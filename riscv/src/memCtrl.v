==> flow/design.v <==
module memCtrl(
    input clk,
    input rst,
    input rdy,
    input in_uart_full,
    input in_fetcher_ce,
    input [31:0] in_fetcher_addr,
    output reg out_fetcher_ce,
    input in_slb_ce,
    input [31:0] in_slb_addr,
    input [5:0] in_slb_size,
    input in_slb_signed,
    output reg out_slb_ce,
    input in_rob_ce,
    input [31:0] in_rob_addr,
    input [5:0] in_rob_size,
    input [31:0] in_rob_data,
    input in_rob_load_ce,
    output reg out_rob_ce,
    output reg [31:0] out_data,
    output reg out_ram_rw,   
    output reg [31:0] out_ram_address,
    output reg [7:0] out_ram_data,
    input [7:0] in_ram_data,
    input in_rob_misbranch
);
    localparam IDLE         = 0,
               FETCHER_READ = 1,
               SLB_READ     = 2,
               ROB_WRITE    = 3,
               IO_READ      = 4;
    reg fetcher_flag;
    reg slb_flag;
    reg rob_flag;
    reg io_flag;
    reg [5:0] stages;
    reg [2:0] status;
    wire [2:0] buffered_status;
    wire [7:0] buffered_write_data;
    wire disable_to_write;
    reg [1:0] wait_uart;
    wire wb_is_empty;
    wire wb_is_full;
    reg [1:0] head;
    reg [1:0] tail;
    reg [31:0] wb_data [(4-1):0];
    reg [31:0] wb_addr [(4-1):0];
    reg [5:0] wb_size [(4-1):0];
    wire [1:0] nextPtr = (tail+1) % (4);
    wire [1:0] nowPtr  = (head+1) % (4);
    assign wb_is_empty = (head == tail)    ? 1'b1 : 1'b0;
    assign wb_is_full  = (nextPtr == head) ? 1'b1 : 1'b0;
    assign disable_to_write = (in_uart_full == 1'b1 || wait_uart != 0) && (wb_addr[nowPtr][17:16] == 2'b11);
    assign buffered_status = (io_flag == 1'b1) ? IO_READ :
                             (wb_is_empty == 1'b0) ? ROB_WRITE :
                             (slb_flag == 1'b1) ? SLB_READ :
                             (fetcher_flag == 1'b1) ? FETCHER_READ :
                             IDLE;
    assign buffered_write_data = (stages == 0) ? 0 :
                                 (stages == 1) ? wb_data[nowPtr][7:0] :
                                 (stages == 2) ? wb_data[nowPtr][15:8] :
                                 (stages == 3) ? wb_data[nowPtr][23:16] :
                                 wb_data[nowPtr][31:24];
    always @(posedge clk) begin
        if(rst == 1'b1) begin
            fetcher_flag <= 1'b0;
            slb_flag <= 1'b0;
            rob_flag <= 1'b0;
            out_fetcher_ce <= 1'b0;
            out_slb_ce <= 1'b0;
            out_rob_ce <= 1'b0;
            out_data <= 32'b0;
            out_ram_rw <= 0;
            out_ram_address <=32'b0;
            status <= IDLE;
            stages <= 1;
            head <= 0;
            tail <= 0;
            wait_uart <= 0;
            io_flag <= 1'b0;
        end else if(rdy == 1'b1) begin
            if(in_rob_misbranch == 1'b0 || status == ROB_WRITE) begin
                if(in_rob_misbranch == 1'b1) begin
                    fetcher_flag <= 1'b0;
                    out_fetcher_ce <= 1'b0;
                    slb_flag <=1'b0;
                    out_slb_ce <= 1'b0;
                    out_rob_ce <= 1'b0;
                    out_data <= 32'b0;
                    io_flag <= 1'b0;
                end
                wait_uart <= wait_uart - (wait_uart == 0 ? 0 : 1);
                out_ram_rw <= 0;
                out_rob_ce <= 1'b0;
                out_slb_ce <= 1'b0;
                out_fetcher_ce <= 1'b0;
                out_ram_data <= 0;
                if(in_rob_load_ce == 1'b1) begin
                    io_flag <= 1'b1;
                end
                if(in_fetcher_ce == 1'b1) begin
                    fetcher_flag <= 1'b1;
                end
                if(in_slb_ce == 1'b1) begin
                    slb_flag <= 1'b1;
                end
                if(in_rob_ce == 1'b1 || rob_flag == 1'b1) begin
                    if(wb_is_full == 1'b0) begin
                        rob_flag <= 1'b0;
                        out_rob_ce <= 1'b1;
                        wb_addr[nextPtr] <= in_rob_addr;
                        wb_data[nextPtr] <= in_rob_data;
                        wb_size[nextPtr] <= in_rob_size;
                        tail <= nextPtr;
                    end else begin
                        rob_flag <= 1'b1;
                    end
                end
                out_ram_address <= out_ram_address + 1;
                stages <= stages + 1;
                case(status)
                    IO_READ : begin
                        case(stages)
                            1 : begin
                                out_ram_address <= 32'b0;
                            end
                            2 : begin
                                out_data <= in_ram_data;
                                stages <= 1;
                                io_flag <= 1'b0;
                                out_rob_ce <= 1'b1;
                                status <= IDLE;
                            end
                        endcase
                    end
                    ROB_WRITE : begin
                        if(disable_to_write == 1'b1) begin
                            out_ram_address <= 32'b0;
                            out_ram_data <= 1;
                            stages <= 1;
                        end else begin
                            out_ram_rw <= 1;
                            if(stages == 1) begin
                                out_ram_address <= wb_addr[nowPtr];
                            end
                            out_ram_data <= buffered_write_data;
                            if(stages == wb_size[nowPtr]) begin
                                head <= nowPtr;
                                stages <= 1;
                                if(nowPtr == tail) begin
                                    status <= IDLE;
                                end else begin
                                    status <= ROB_WRITE;
                                    if(wb_addr[nowPtr] == 32'h30000) begin
                                        wait_uart <= 2;
                                    end
                                end
                            end
                        end
                    end
                    SLB_READ : begin
                        case(in_slb_size)
                            1 : begin
                                case(stages)
                                    1 : begin end
                                    2 : begin
                                        if(in_slb_signed == 1)begin
                                            out_data <= $signed(in_ram_data);
                                        end else begin
                                            out_data <= in_ram_data;
                                        end
                                        stages <= 1;
                                        slb_flag <= 1'b0;
                                        out_slb_ce <= 1'b1;
                                        if(wb_is_empty == 1'b0) begin
                                            status <= ROB_WRITE;
                                            out_ram_address <= 32'b0;
                                        end else if(fetcher_flag == 1'b1) begin
                                            status <= FETCHER_READ;
                                            out_ram_address <= in_fetcher_addr;
                                        end else begin
                                            status <= IDLE;
                                        end
                                    end
                                endcase
                            end
                            2 : begin
                                case(stages)
                                    1 : begin end
                                    2 : begin
                                            out_data[7:0] <= in_ram_data;
                                    end
                                    3 : begin
                                        if(in_slb_signed) begin out_data <= $signed({in_ram_data,out_data[7:0]}); end
                                        else begin out_data <= {in_ram_data,out_data[7:0]}; end
                                        stages <= 1;
                                        slb_flag <= 1'b0;
                                        out_slb_ce <= 1'b1;
                                        if(wb_is_empty == 1'b0) begin
                                            status <= ROB_WRITE;
                                            out_ram_address <= 32'b0;
                                        end else if(fetcher_flag == 1'b1) begin
                                            status <= FETCHER_READ;
                                            out_ram_address <= in_fetcher_addr;
                                        end else begin
                                            status <= IDLE;
                                        end
                                    end
                                endcase
                            end
                            4 : begin
                                case(stages)
                                    1 : begin end
                                    2 : begin
                                        out_data[7:0] <= in_ram_data;
                                    end
                                    3 : begin
                                        out_data[15:8] <= in_ram_data;
                                    end
                                    4 : begin
                                        out_data[23:16] <= in_ram_data;
                                    end
                                    5 : begin
                                        out_data[31:24] <= in_ram_data;
                                        stages <= 1;
                                        slb_flag <= 1'b0;
                                        out_slb_ce <= 1'b1;
                                        if(wb_is_empty == 1'b0) begin
                                            status <= ROB_WRITE;
                                            out_ram_address <= 32'b0;
                                        end else if(fetcher_flag == 1'b1) begin
                                            status <= FETCHER_READ;
                                            out_ram_address <= in_fetcher_addr;
                                        end else begin
                                            status <=IDLE;
                                        end
                                    end
                                endcase
                            end
                        endcase
                    end
                    FETCHER_READ : begin
                        case(stages) 
                            1 : begin end
                            2 : begin
                                out_data[7:0] <= in_ram_data;
                            end
                            3 : begin
                                out_data[15:8] <= in_ram_data;
                            end
                            4 : begin
                                out_data[23:16] <= in_ram_data;
                            end
                            5 : begin
                                out_data[31:24] <= in_ram_data;
                                stages <= 1;
                                fetcher_flag <= 1'b0;
                                out_fetcher_ce <= 1'b1;
                                if(wb_is_empty == 1'b0) begin
                                    status <= ROB_WRITE;
                                    out_ram_address <= 32'b0;
                                end else if(slb_flag == 1'b1) begin
                                    status <= SLB_READ;
                                    out_ram_address <= in_slb_addr;
                                end else begin
                                    status <= IDLE;
                                end
                            end
                        endcase
                    end
                    IDLE : begin
                        stages <= 1;
                        status <= buffered_status;
                        out_ram_address <= (buffered_status == IO_READ) ? 32'h30000 :
                                           (buffered_status == ROB_WRITE) ? 32'b0 :
                                           (buffered_status == SLB_READ) ? in_slb_addr :
                                           (buffered_status == FETCHER_READ) ? in_fetcher_addr :
                                           32'b0;
                    end
                endcase
            end else if(in_rob_misbranch == 1'b1) begin
                fetcher_flag <= 1'b0;
                out_fetcher_ce <= 1'b0;
                slb_flag <= 1'b0;
                out_slb_ce <= 1'b0;
                out_rob_ce <= 1'b0;
                out_data <= 32'b0;
                status <= IDLE;
                stages <= 1;
                out_ram_rw <= 0;
                out_ram_address <= 32'b0;
                if(wb_is_empty == 1'b0) begin
                    status <= ROB_WRITE;
                end
            end
        end
    end
endmodule
# [Step by step through the tools: memCtrl]
# What the tools print for memCtrl, step after step.
# Lines are those of the file above, counted from 1.
# Operators carry their Yosys type and port widths (W data, S select, Z words).
# Cell names lack the library's common part.
# A cell with n/a has no value.
[design] top_module="memCtrl" clock="clk" library="sky130hd" corner="tt_025C_1v80"

# [Word-level counts]
# Yosys after proc, flatten, opt, wreduce and memory -nomap, before mapping. Memory bits, and registers merged into a memory's read port (data or address), are not among the register bits. Print and check cells are not counted.
# Yosys's memory passes give these memory sizes; they may raise the number of words (mostly to a power of two), join words into wider ones and drop unused or constant bits.
[word_totals] in_bits=158 memories=3 register_bits=95 ramBits=280 output_inout_bits=76 elab_cells=236
[op_classes] n_addsub=5 n_eq=32 n_reduce_logical=21 n_mux=150 n_logic=5
[memory_table] name="wb_addr" words=4 width=32 read_ports=1 wr=1 line=47 text="reg [31:0] wb_addr [(4-1):0];"
[memory_table] name="wb_data" words=4 width=32 read_ports=1 wr=1 line=46 text="reg [31:0] wb_data [(4-1):0];"
[memory_table] name="wb_size" words=4 width=6 read_ports=1 wr=1 line=48 text="reg [5:0] wb_size [(4-1):0];"
[ops] op="$mux W32" count=27
[ops] op="$mux W8" count=24
[ops] op="$pmux W32 S5" count=1
[ops] op="$pmux W8 S3" count=5
[ops] op="$pmux W32 S3" count=1
[ops] op="$mux W6" count=12
[ops] op="$pmux W8 S2" count=4
[ops] op="$mux W1" count=43
[ops] op="$mux W2" count=17
[ops] op="$add A32 B1 Y32 const B" count=1
[ops] op="$eq A32 B18 Y1 const B" count=1
[ops] op="$pmux W6 S5" count=1
[ops] op="$mux W3" count=10
[ops] op="$eq A6 B2 Y1 const B" count=3
[ops] op="$eq A6 B3 Y1 const B" count=3
[ops] op="$pmux W6 S3" count=1
[ops] op="$pmux W3 S5" count=1
[ops] op="$eq A3 B2 Y1 const B" count=4
[ops] op="$ne A4 B4 Y1 const B" count=3
[ops] op="$eq A6 B1 Y1 const B" count=2
[ops] op="$reduce_and A11 Y1" count=1
[ops] op="$ne A3 B3 Y1 const B" count=3
[ops] op="$pmux W3 S3" count=1
[ops] op="$eq A2 B2 Y1" count=3
[ops] op="$reduce_and A2 Y1" count=3
[ops] op="$reduce_or A2 Y1" count=3
[ops] op="$eq A3 B1 Y1 const B" count=2
[ops] op="$eq A3 B3 Y1 const B" count=2
# Not listed: further kinds 21, cells in them 31.

# [Longest topological paths]
# Longest topological path by Yosys (ltp), each cell counted once; first at word level (registers and memories cut), then after technology mapping (sequential cells cut; the memories' decode and read muxes count).
[logic_depth] word_depth=11 ABC_AREA=0 ltp_mapped=12 ltp_nobuf=9

# [Netlist]
# Source: synth_stat.txt of the flow (Yosys; design flattened, memories mapped). It holds for the ABC_AREA given above (unset counts as 0); a run with the other value may have another netlist.
# Totals and module areas in this step are rounded.
[by_type] cell_type="edfxtp_1" count=288 area_total_um2=8.65E+03
[by_type] cell_type="dfxtp_1" count=89 area_total_um2=1.78E+03
[by_type] cell_type="mux4_2" count=68 area_total_um2=1.53E+03
[by_type] cell_type="nand2_1" count=116 area_total_um2=435.418
[by_type] cell_type="a21oi_1" count=86 area_total_um2=430.413
[by_type] cell_type="o21ai_0" count=74 area_total_um2=370.355
[by_type] cell_type="a22o_1" count=37 area_total_um2=324.061
[by_type] cell_type="nor2_1" count=78 area_total_um2=292.781
[by_type] cell_type="clkbuf_1" count=56 area_total_um2=210.202
[by_type] cell_type="nand3_1" count=41 area_total_um2=205.197
[by_type] cell_type="xnor2_1" count=23 area_total_um2=201.443
[by_type] cell_type="a22oi_1" count=21 area_total_um2=157.651
[by_type] cell_type="xor2_1" count=18 area_total_um2=157.651
[by_type] cell_type="nor3_1" count=27 area_total_um2=135.13
[by_type] cell_type="nor3b_1" count=17 area_total_um2=127.622
[by_type] cell_type="a221oi_1" count=14 area_total_um2=122.618
[by_type] cell_type="a21o_1" count=16 area_total_um2=120.115
[by_type] cell_type="a221o_1" count=12 area_total_um2=120.115
# Other cell types: 61; their cells: 298.
[mapped] mapped_area_um2=17570 flip_flops=377 seq_area_um2=10430 buf_cells=91 cell_count=1379

# [Worst setup path after synthesis]
# Path of least setup slack by OpenSTA after synthesis, without wires, with an ideal clock, recovery checks aside; 20% of the period is set as input and as output delay. Where synthesis merged equal registers, the netlist keeps one of their names.
[synth_path] path_type="input to register" startpoint="in in_rob_misbranch" endpoint="mem wb_addr[0][0]" setup_ns=0.436 n_path_buf=1 in_delay_ns=1.178 delay_ns=3.077 required_ns=5.454 tclk_ns=5.89 launch_ns=1.178 t_arrival_ns=3.819 setup_slack_ns=1.635 driving_pins=7 synth_period_reached_ns=4.255
# "delay_ns" is the arrival time less input delay plus setup time.
# "driving_pins": output pins that drive a net of the path, with the launching flip-flop's if there is one; two outputs of one cell count as two.
# "synth_period_reached_ns" is the clock period less the worst setup slack; recovery checks do not enter. This is arithmetic on one report: input and output delays are still those of the set period (20% each).
# The rows between start and end are the longest chain of elaborated cells between them; the timing report does not say that the signal goes this way. Where chains are equally long, one stands for them.
# A line is the first line of the expression or statement that the cell stems from. Yosys adds cells for indexed reads and writes and turns some case tables into memories.
# Only ways into the end's enable, where the timed path ends, are counted here.
[synth_via] path_cell_list="clkbuf_1 -> nand2_1 -> nand2_1 -> a21oi_1 -> o21ai_0 -> nor2_1 -> and2_1" elab_chain_len=5 cells_between=8 lines_between=3 classes_between="6 x mux; 1 x logic; 1 x reduce/logical"
[synth_rtl] item="start, declared" line=25 text="input in_rob_misbranch"
[synth_rtl] item="$not A1 Y1" line=82 text="if(in_rob_misbranch == 1'b0 || status == ROB_WRITE) begin"
[synth_rtl] item="$logic_or A1 B1 Y1" line=82
[synth_rtl] item="$mux W2" line=82
[synth_rtl] item="$mux W2" line=81 text="end else if(rdy == 1'b1) begin"
[synth_rtl] item="$mux W2" line=65 text="if(rst == 1'b1) begin"
[synth_rtl] item="end, declared" line=47 text="reg [31:0] wb_addr [(4-1):0];"

# [Timing after layout]
# Path of least setup slack in the final report of record 1 (OpenROAD, finished layout, wires in). Where an end is a register, its clock arrival counts in the times.
[layout_path] path_type="input to register" startpoint="in in_slb_size[2]" endpoint="reg out_ram_address[11]" in_delay_ns=0.77 n_path_buf=3 tclk_ns=3.83 t_arrival_ns=3.59 required_ns=4.28 setup_ns=0.11 launch_ns=0.77 setup_slack_ns=0.69 driving_pins=9
# The rows between start and end are the longest chain of elaborated cells between them; the timing report does not say that the signal goes this way. Where chains are equally long, one stands for them.
# A register here has more assigning lines than the two given.
[layout_via] path_cell_list="clkdlybuf4s50_1 -> o21ai_0 -> o2111ai_1 -> a311oi_1 -> buf_4 -> or2_2 -> buf_4 -> a221o_1 -> a221o_1" elab_chain_len=4 cells_between=6 lines_between=3 classes_between="3 x eq/ne; 3 x mux"
[layout_rtl] item="start, declared" line=11 text="input [5:0] in_slb_size,"
[layout_rtl] item="$eq A6 B3 Y1" line=162 text="case(in_slb_size)"
[layout_rtl] item="$pmux W32 S3" line=162
[layout_rtl] item="$pmux W32 S5" line=121 text="case(status)"
[layout_rtl] item="$mux W32" line=82 text="if(in_rob_misbranch == 1'b0 || status == ROB_WRITE) begin"
[layout_rtl] item="end, assigned" line=119 text="out_ram_address <= out_ram_address + 1;"
[layout_rtl] item="end, assigned" line=144 text="out_ram_address <= wb_addr[nowPtr];"
[layout_rtl] item="end, declared" line=22 text="output reg [31:0] out_ram_address,"

Appendix: measured runs

2 stored runs of memCtrl in the flow (synthesis by Yosys, layout by OpenROAD, sky130hd cells), in arbitrary order. Constraints: input delay and output delay 20% of the set period each, output load 0.01 pF.
"achieved clock period" = clock period - worst setup slack. The figure is calculated, with input and output delays left at 20% of the set period.
"worst setup path time" means the part of the period allowed to the worst setup path (the constraints hold back 20% at inputs and 20% at outputs) less its slack; where the path has registers, the arrival times of their clocks count too.
"power" rests on the timing tool's default activity at the inputs, not on a simulated workload.
The measured numbers are rounded.
[record 1] settings: period_ns=3.83, CORE_UTILIZATION=44, PLACE_DENSITY_LB_ADDON=0.14, CORE_ASPECT_RATIO=1.46, CORE_MARGIN=4, TNS_END_PERCENT=95, GPL_TIMING_DRIVEN=1, GPL_ROUTABILITY_DRIVEN=1, SLEW_MARGIN=40, CAP_MARGIN=20
[record 1] result: chip area after synthesis (Yosys) 17570 um^2, die area 43250 um^2, standard-cell area of the final layout 21880 um^2, utilization 55.3 %, worst setup slack after layout 0.689 ns, total negative slack 0.000 ns, worst hold slack 0.447 ns, power 0.00903 W, achieved clock period 3.141 ns, worst setup path time 2.38 ns, worst setup path kind input to register
[record 2] settings: period_ns=5.9, CAP_MARGIN=20, CORE_MARGIN=2, CORE_UTILIZATION=40, SLEW_MARGIN=20
[record 2] result: chip area after synthesis (Yosys) 17570 um^2, die area 45620 um^2, standard-cell area of the final layout 21740 um^2, utilization 50.4 %, worst setup slack after layout 1.945 ns, total negative slack 0.000 ns, worst hold slack 0.457 ns, power 0.005937 W, achieved clock period 3.955 ns, worst setup path time 2.77 ns, worst setup path kind input to register

==> flow/design.v <==
module register(
    input clk,
    input rst,
    input rdy,
    input in_fetcher_ce,
    input [4:0] in_decode_reg_tag1,
    output [31:0] out_decode_value1,
    output [3:0] out_decode_rob_tag1,
    output out_decode_busy1,
    input [4:0] in_decode_reg_tag2,
    output [31:0] out_decode_value2,
    output [3:0] out_decode_rob_tag2,
    output out_decode_busy2,
    input [4:0] in_decode_destination_reg,
    input [3:0] in_decode_destination_rob,
    input [4:0] in_rob_commit_reg,
    input [3:0] in_rob_commit_rob,
    input [31:0] in_rob_commit_value,
    input in_rob_misbranch
);
    reg [31:0] values [(32-1):0];
    reg [3:0] tags [(32-1):0];
    reg busy [(32-1):0];
    assign out_decode_value1 = values[in_decode_reg_tag1];
    assign out_decode_rob_tag1 = tags[in_decode_reg_tag1];
    assign out_decode_busy1 = busy[in_decode_reg_tag1];
    assign out_decode_value2 = values[in_decode_reg_tag2];
    assign out_decode_rob_tag2 = tags[in_decode_reg_tag2];
    assign out_decode_busy2 = busy[in_decode_reg_tag2];
        integer i;
    always @(posedge clk) begin
        if(rst == 1'b1) begin
            values[0] <= 32'b0;
            busy[0] <= 1'b0;
            tags[0] <= 4'b0;
        end
    end
    genvar k;
    generate
        for(k=1;k<32;k=k+1) begin : werwer
            always @(posedge clk) begin
                if(rst == 1'b1) begin
                    values[k] <= 32'b0; 
                    busy[k] <= 1'b0;
                    tags[k] <= 4'b0;
                end else if(rst == 1'b0 && rdy == 1'b1) begin
                    if(in_rob_commit_reg == k) begin
                        values[k] <= in_rob_commit_value;
                        if(in_rob_commit_rob == tags[k]) begin
                            busy[k] <= 1'b0;
                        end
                    end
                    if(in_fetcher_ce == 1'b1 && in_decode_destination_reg == k) begin
                        busy[k] <= 1'b1;
                        tags[k] <= in_decode_destination_rob;
                    end
                    if(in_rob_misbranch == 1'b1) begin
                        busy[k] <= 1'b0;
                        tags[k] <= 4'b0;
                    end
                end
            end
        end
    endgenerate
endmodule
-- Tool chain data of register
The steps from the RTL of register to its reports follow in flow order.
Lines are those of the file above, counted from 1.
Cell names lack the library's common part.
A cell with n/a has no value.
- design top: register
- clock input: clk
- standard-cell library: sky130hd
- library corner: tt_025C_1v80

-- Word-level counts
Yosys after proc, flatten, opt, wreduce and memory -nomap, before mapping. Print and check cells are not counted. Equal cells are merged and count once.
- bits in registers: 1147
- bits of input ports at 65
- noted output and inout port bits: 74
- noted elaborated cells: 661
- noted eq/ne operators: 155
- muxes and demuxes: 192
- bitwise logic cells: 1
- reductions and logical operators at 220
- operators by type and width (operator ; count):
    case mux 32 bit (select 32 bit) ; 2
    == test 5 bit (second input constant) ; 64
    case mux 4 bit (select 32 bit) ; 2
    two-way mux 4 bit ; 62
    nonzero test 3 bit ; 62
    == test 5 x 4 -> 1 bit (second input constant) ; 32
    AND reduction 2 bit ; 62
    == test 4 bit ; 31
    two-way mux 1 bit ; 124
    AND reduction 3 bit ; 31
    == test 5 x 3 -> 1 bit (second input constant) ; 16
    case mux 1 bit (select 32 bit) ; 2
    nonzero test 2 bit ; 31
    == test 5 x 2 -> 1 bit (second input constant) ; 8
    logical AND 1 bit ; 32
    == test 5 x 1 -> 1 bit (second input constant) ; 4
    zero test 5 bit ; 2
    inverter 1 bit ; 1

-- Depth
Depth = most cells in a row (Yosys ltp): at word level without a register or memory, in the mapped netlist without a sequential cell, where the memories' decode and read muxes count.
- word-level depth at 5
- ABC_AREA: 0
- depth in mapped cells at 10
- depth with buffers taken out at 5

-- Mapped cells and area
Source: synth_stat.txt of the flow (Yosys; design flattened, memories mapped). It holds for the ABC_AREA given above (unset counts as 0); a run with the other value may have another netlist.
The area totals of this step are shown rounded.
- cell types (cell ; count ; total area (um2)):
    dfxtp_1 ; 1147 ; 2.3E+04
    nand2_1 ; 2158 ; 8.1E+03
    a21oi_1 ; 1102 ; 5515.29
    a22oi_1 ; 714 ; 5.36E+03
    and3_1 ; 438 ; 2.74E+03
    clkbuf_1 ; 690 ; 2.59E+03
    nand3_1 ; 243 ; 1.22E+03
    a2111oi_0 ; 123 ; 1.08E+03
    xor2_1 ; 92 ; 805.773
    a222oi_1 ; 66 ; 660.634
    o21ai_0 ; 121 ; 605.581
    nand4_1 ; 93 ; 581.808
    or4_1 ; 72 ; 540.518
    nand2b_1 ; 83 ; 519.248
    mux2i_1 ; 35 ; 350.336
    nor2_1 ; 87 ; 326.563
    buf_2 ; 61 ; 305.293
    xnor2_1 ; 32 ; 280.269
Other cell types: 50; their cells: 300.
- standard cells after synthesis at 7657
- mapped area: 56800 um2
- sequential part of the area at 23000 um2
- flip-flops at 1147
- noted buffers: 786

-- Timing after synthesis
OpenSTA on the mapped netlist: ideal clock, no wires. The path of least setup slack (recovery checks aside). Input and output delay are each 20% of the period. Register names are those of the netlist, which keeps one name where synthesis merged equal registers.
- path type: input port to output port
- start: in in_decode_reg_tag1[3]
- end: out out_decode_rob_tag1[0]
- clock period at 3.83 ns
- noted input delay: 0.766 ns
- external output delay at 0.766 ns
- launch time at the first pin: 0.766 ns
- noted arrival time: 2.567 ns
- required time: 3.064 ns
- path slack at 0.497 ns
- noted delay of the path: 1.801 ns
- stages on the path at 9
- path buffers: 4
- noted synthesis period reached: 3.333 ns
"delay of the path" is the arrival time less input delay plus setup time.
At an output port there is no setup time.
"stages on the path" counts driving pins, that of a launching flip-flop among them; a cell with two outputs on the path counts twice.
"synthesis period reached" = period - worst setup slack (recovery checks aside). The figure is calculated, with input and output delays left at 20% of the set period.
The rows between start and end are the longest chain of elaborated cells between them; the timing report does not say that the signal goes this way. Where chains are equally long, one stands for them.
Each line given opens the expression or statement behind the cell; cells for indexed reads and writes are added by Yosys, which also makes memories of some case tables.
- cell sequence: buf_2 > and3b_1 > buf_6 > and2_4 > buf_6 > buf_6 > a2111oi_4 > nand3_1 > or4_1
- cells in the longest elaborated chain: 2
- elaborated cells on any way between the ends at 33
- those cells by class: 31 x eq/ne; 1 x mux; 1 x reduce/logical
- ends and longest elaborated chain, after synthesis (item ; RTL line ; text):
    from (decl) ; 6 ; input [4:0] in_decode_reg_tag1,
    == test 5 bit ; 25 ; assign out_decode_rob_tag1 = tags[in_decode_reg_tag1];
    case mux 4 bit (select 32 bit) ; 25 ;
    to (decl) ; 8 ; output [3:0] out_decode_rob_tag1,

Lab notebook: register

module register, platform sky130hd, 2 stored runs of the flow under differing settings, order arbitrary. Input and output delays are each 20% of the period that was set; the output load is 0.01 pF.

Stored run 1

==> flow/run.sh <==
#!/bin/bash
# the make line also repeats the synthesis and layout settings of config.mk as NAME=value (left out here)
make -C /OpenROAD-flow-scripts/flow DESIGN_CONFIG=/design/flow/config.mk WORK_HOME=/design/flow/orfs CLKGATE_MAP_FILE= finish
==> flow/config.mk <==
export PLATFORM = sky130hd
export DESIGN_NAME = register
export DESIGN_NICKNAME = register
export VERILOG_FILES = /design/flow/design.v
export SDC_FILE = /design/flow/constraint.sdc
export NUM_CORES = 4
export LEC_CHECK = 0
export CAP_MARGIN = 35
export CORE_MARGIN = 2
export CORE_UTILIZATION = 49
export CTS_CLUSTER_SIZE = 94
export GPL_TIMING_DRIVEN = 0
export PLACE_DENSITY = 0.68
export SLEW_MARGIN = 5
export TNS_END_PERCENT = 70
==> flow/constraint.sdc <==
create_clock -name core_clock -period 2.61 [get_ports {clk}]
set_input_delay 0.5220 -clock core_clock [delete_from_list [all_inputs] [get_ports {clk}]]
set_output_delay 0.5220 -clock core_clock [all_outputs]
set_load 0.01 [all_outputs]

Stored run 1: stopped before the end: routing reported GRT-0116.

Stored run 2

==> flow/run.sh <==
#!/bin/bash
# the make line also repeats the synthesis and layout settings of config.mk as NAME=value (left out here)
make -C /OpenROAD-flow-scripts/flow DESIGN_CONFIG=/design/flow/config.mk WORK_HOME=/design/flow/orfs CLKGATE_MAP_FILE= finish
==> flow/config.mk <==
export PLATFORM = sky130hd
export DESIGN_NAME = register
export DESIGN_NICKNAME = register
export VERILOG_FILES = /design/flow/design.v
export SDC_FILE = /design/flow/constraint.sdc
export NUM_CORES = 4
export LEC_CHECK = 0
export ABC_AREA = 0
export CAP_MARGIN = 10
export CELL_PAD_IN_SITES_GLOBAL_PLACEMENT = 3
export CORE_MARGIN = 10
export CORE_UTILIZATION = 52
export CTS_CLUSTER_DIAMETER = 83
export MAX_ROUTING_LAYER = met5
export PLACE_DENSITY = 0.55
export SLEW_MARGIN = 10
==> flow/constraint.sdc <==
create_clock -name core_clock -period 5.39 [get_ports {clk}]
set_input_delay 1.0780 -clock core_clock [delete_from_list [all_inputs] [get_ports {clk}]]
set_output_delay 1.0780 -clock core_clock [all_outputs]
set_load 0.01 [all_outputs]

Stored run 2: stopped before the end: placement reported GPL-0301.
